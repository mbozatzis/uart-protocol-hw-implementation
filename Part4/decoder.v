==> flow/design.v <==
`timescale 1ns / 1ps
module decoder(reset, clk, input_data, output_data, key);
input reset, clk;
input [7:0] input_data;
input [3:0] key;
output reg [7:0] output_data;
always @ (posedge clk, posedge reset)
begin
	if(reset) output_data = 8'b0000_0000;
	else
	begin
		output_data = input_data - key;
		output_data = ~output_data;
	end
end
endmodule
Step by step through the tools: decoder
The steps from the RTL of decoder to its reports follow in flow order.
Line numbers count from 1 in the design file above.
Operators: Yosys type, input widths -> output width; for muxes data width and select width s.
Library cell names are shortened.
{"block": "setup", "top_module": "decoder", "clk_port": "clk", "cell_library": "sky130hd", "lib_corner": "tt_025C_1v80"}

Elaborated design
Yosys after proc, flatten, opt, wreduce and memory -nomap, before mapping. Enables and synchronous resets that opt folds into registers are not counted as muxes. Memory bits, and registers merged into a memory's read port (data or address), are not among the register bits. Print and check cells are not counted. Equal cells are merged and count once.
{"block": "op_classes", "compare": 0, "div_mod_pow": 0, "muxes": 0, "multipliers": 0, "equal": 0, "bitwise": 1, "shifts": 0, "n_addsub": 1, "reduce_and_logical": 0}
{"block": "ops", "op": "$sub 8x4->8", "count": 1}
{"block": "ops", "op": "$not 8->8", "count": 1}
{"block": "word_totals", "ramBits": 0, "out_inout_bits": 8, "memories": 0, "clocked_rd_ports_x_width": 0, "regBits": 8, "in_bits": 14, "latch_bits": 0, "word_cells": 3, "mem_bits_ro": 0}

Longest topological paths
Longest topological path by Yosys (ltp), each cell counted once; first at word level (registers and memories cut), then after technology mapping (sequential cells cut; the memories' decode and read muxes count).
{"block": "depth", "depth_word": 2, "abc_area": 0, "ltp_mapped": 8, "depth_no_buf": 8}

Netlist
The flow's flattened synthesis, as Yosys stat reports it; memories are mapped. The netlist is that of the ABC_AREA named above (0 if unset); the other value can give another one.
{"block": "synth_totals", "n_buf": 0, "area_um2": 436.7, "stdcells": 40, "seq_area_um2": 200.2, "ffs": 8}
{"block": "by_type", "cell_type": "dfrtp_1", "count": 8, "type_area_um2": 200.192}
{"block": "by_type", "cell_type": "ha_1", "count": 5, "type_area_um2": 62.56}
{"block": "by_type", "cell_type": "xnor2_1", "count": 5, "type_area_um2": 43.792}
{"block": "by_type", "cell_type": "inv_1", "count": 7, "type_area_um2": 26.275}
{"block": "by_type", "cell_type": "fa_1", "count": 1, "type_area_um2": 20.019}
{"block": "by_type", "cell_type": "nand2b_1", "count": 2, "type_area_um2": 12.512}
{"block": "by_type", "cell_type": "or4_4", "count": 1, "type_area_um2": 11.261}
{"block": "by_type", "cell_type": "a21oi_1", "count": 2, "type_area_um2": 10.01}
{"block": "by_type", "cell_type": "a211oi_1", "count": 1, "type_area_um2": 7.507}
{"block": "by_type", "cell_type": "nor2_1", "count": 2, "type_area_um2": 7.507}
{"block": "by_type", "cell_type": "nor2_2", "count": 1, "type_area_um2": 6.256}
{"block": "by_type", "cell_type": "nor2b_1", "count": 1, "type_area_um2": 6.256}
{"block": "by_type", "cell_type": "nor4_1", "count": 1, "type_area_um2": 6.256}
{"block": "by_type", "cell_type": "or2_1", "count": 1, "type_area_um2": 6.256}
{"block": "by_type", "cell_type": "nor3_1", "count": 1, "type_area_um2": 5.005}
{"block": "by_type", "cell_type": "o21ai_0", "count": 1, "type_area_um2": 5.005}

Path before layout
Path of least setup slack by OpenSTA after synthesis, without wires, with an ideal clock, recovery checks aside; 20% of the period is set as input and as output delay. Where synthesis merged equal registers, the netlist keeps one of their names.
{"block": "synth_path", "path_kind": "input to register", "startpoint": "in input_data[0]", "endpoint": "reg output_data[6]", "path_stages": 8, "n_path_buf": 0, "setup_ps": 80, "path_delay_ps": 1241, "setup_slack_ps": -9, "required_ps": 1460, "clock_period_ps": 1540, "launch_ps": 308, "t_arrival_ps": 1469, "in_delay_ps": 308, "synth_period_reached_ps": 1549}
"path_delay_ps" is the arrival time less input delay plus setup time.
"path_stages" counts driving pins, that of a launching flip-flop among them; a cell with two outputs on the path counts twice.
"synth_period_reached_ps" is the clock period less the worst setup slack; recovery checks do not enter. This is arithmetic on one report: input and output delays are still those of the set period (20% each).
The rows between start and end are the longest chain of elaborated cells between them; the timing report does not say that the signal goes this way. Where chains are equally long, one stands for them.
Each line given opens the expression or statement behind the cell; cells for indexed reads and writes are added by Yosys, which also makes memories of some case tables.
A register here has more assigning lines than the two given.
{"block": "synth_via", "cell_sequence": "inv_1 ha_1 inv_1 fa_1 a21oi_1 nor2b_1 nor4_1 xnor2_1", "elab_chain_cells": 2, "cells_between": 2, "cone_lines": 2, "cone_classes": "1 x add/sub; 1 x logic"}
{"block": "synth_rtl", "element": "from (decl)", "line": 4, "text": "input [7:0] input_data;"}
{"block": "synth_rtl", "element": "$sub 8x4->8", "line": 12, "text": "output_data = input_data - key;"}
{"block": "synth_rtl", "element": "$not 8->8", "line": 13, "text": "output_data = ~output_data;"}
{"block": "synth_rtl", "element": "to (assign)", "line": 12}
{"block": "synth_rtl", "element": "to (assign)", "line": 13}
{"block": "synth_rtl", "element": "to (decl)", "line": 6, "text": "output reg [7:0] output_data;"}

Timing after layout
Path of least setup slack in the final report of run 2 (OpenROAD, finished layout, wires in). Where an end is a register, its clock arrival counts in the times.
The path's times are printed in steps of 10 ps; the period is the one set.
{"block": "layout_path", "path_kind": "input to register", "startpoint": "in input_data[0]", "endpoint": "reg output_data[6]", "in_delay_ps": 220, "clock_period_ps": 1110, "setup_slack_ps": -130, "required_ps": 1240, "launch_ps": 220, "path_stages": 9, "t_arrival_ps": 1370, "setup_ps": 120, "n_path_buf": 1}
The rows between start and end are the longest chain of elaborated cells between them; the timing report does not say that the signal goes this way. Where chains are equally long, one stands for them.
A register here has more assigning lines than the two given.
{"block": "layout_via", "cell_sequence": "buf_8 inv_12 ha_4 inv_2 fa_2 a21oi_2 nor2b_2 nor4_4 xnor2_1", "elab_chain_cells": 2, "cells_between": 2, "cone_lines": 2, "cone_classes": "1 x add/sub; 1 x logic"}
{"block": "layout_rtl", "element": "from (decl)", "line": 4, "text": "input [7:0] input_data;"}
{"block": "layout_rtl", "element": "$sub 8x4->8", "line": 12, "text": "output_data = input_data - key;"}
{"block": "layout_rtl", "element": "$not 8->8", "line": 13, "text": "output_data = ~output_data;"}
{"block": "layout_rtl", "element": "to (assign)", "line": 12}
{"block": "layout_rtl", "element": "to (assign)", "line": 13}
{"block": "layout_rtl", "element": "to (decl)", "line": 6, "text": "output reg [7:0] output_data;"}

Lab notebook: decoder

Measured results for decoder: 2 stored runs of the Yosys and OpenROAD flow on sky130hd. The settings differ; the order carries no meaning. The constraints put input and output delay at 20% of the set period each and load the outputs with 0.01 pF.
"achievedPeriod_ps": clock period set for the run, less the worst setup slack. It is reckoned from that one timing run; input and output delays stay at 20% of the period that was set.
"worst_path_allowed_less_slack_ps" = time allowed to the worst setup path (clock period - input delay - output delay, where it has them) - its slack; a late launch clock adds to it, a late capture clock takes from it.
"power_total_uw" rests on the timing tool's default activity at the inputs, not on a simulated workload.
"worst_path_allowed_less_slack_ps" is known to 10 ps.

{"run": "run 1", "settings": { "period_ns": 1.7, "CORE_UTILIZATION": 47, "CAP_MARGIN": 20, "CORE_MARGIN": 2, "SLEW_MARGIN": 20 }, "outcome": "unfinished; error PDN-0185 in floorplanning"}
{"run": "run 2", "settings": { "period_ns": 1.11, "CORE_UTILIZATION": 25, "SETUP_SLACK_MARGIN": -0.11, "CORE_ASPECT_RATIO": 0.55, "CORE_MARGIN": 5, "CELL_PAD_IN_SITES_GLOBAL_PLACEMENT": 1, "CELL_PAD_IN_SITES_DETAIL_PLACEMENT": 0, "ABC_AREA": 0, "GPL_TIMING_DRIVEN": 1, "GPL_ROUTABILITY_DRIVEN": 1, "CTS_CLUSTER_DIAMETER": 26, "CAP_MARGIN": 40, "SLEW_MARGIN": 20 }, "results": { "synth_chip_area_um2": 436.7, "power_total_uw": 892.3, "utilization_pct": 52.4, "worst_setup_slack_ps": -126, "achievedPeriod_ps": 1236, "worst_path_allowed_less_slack_ps": 1010, "critical_path_type": "input to register", "layout_stdcell_area_um2": 879.6, "die_um2": 2720.2, "fin_tns_ps": -309 }}
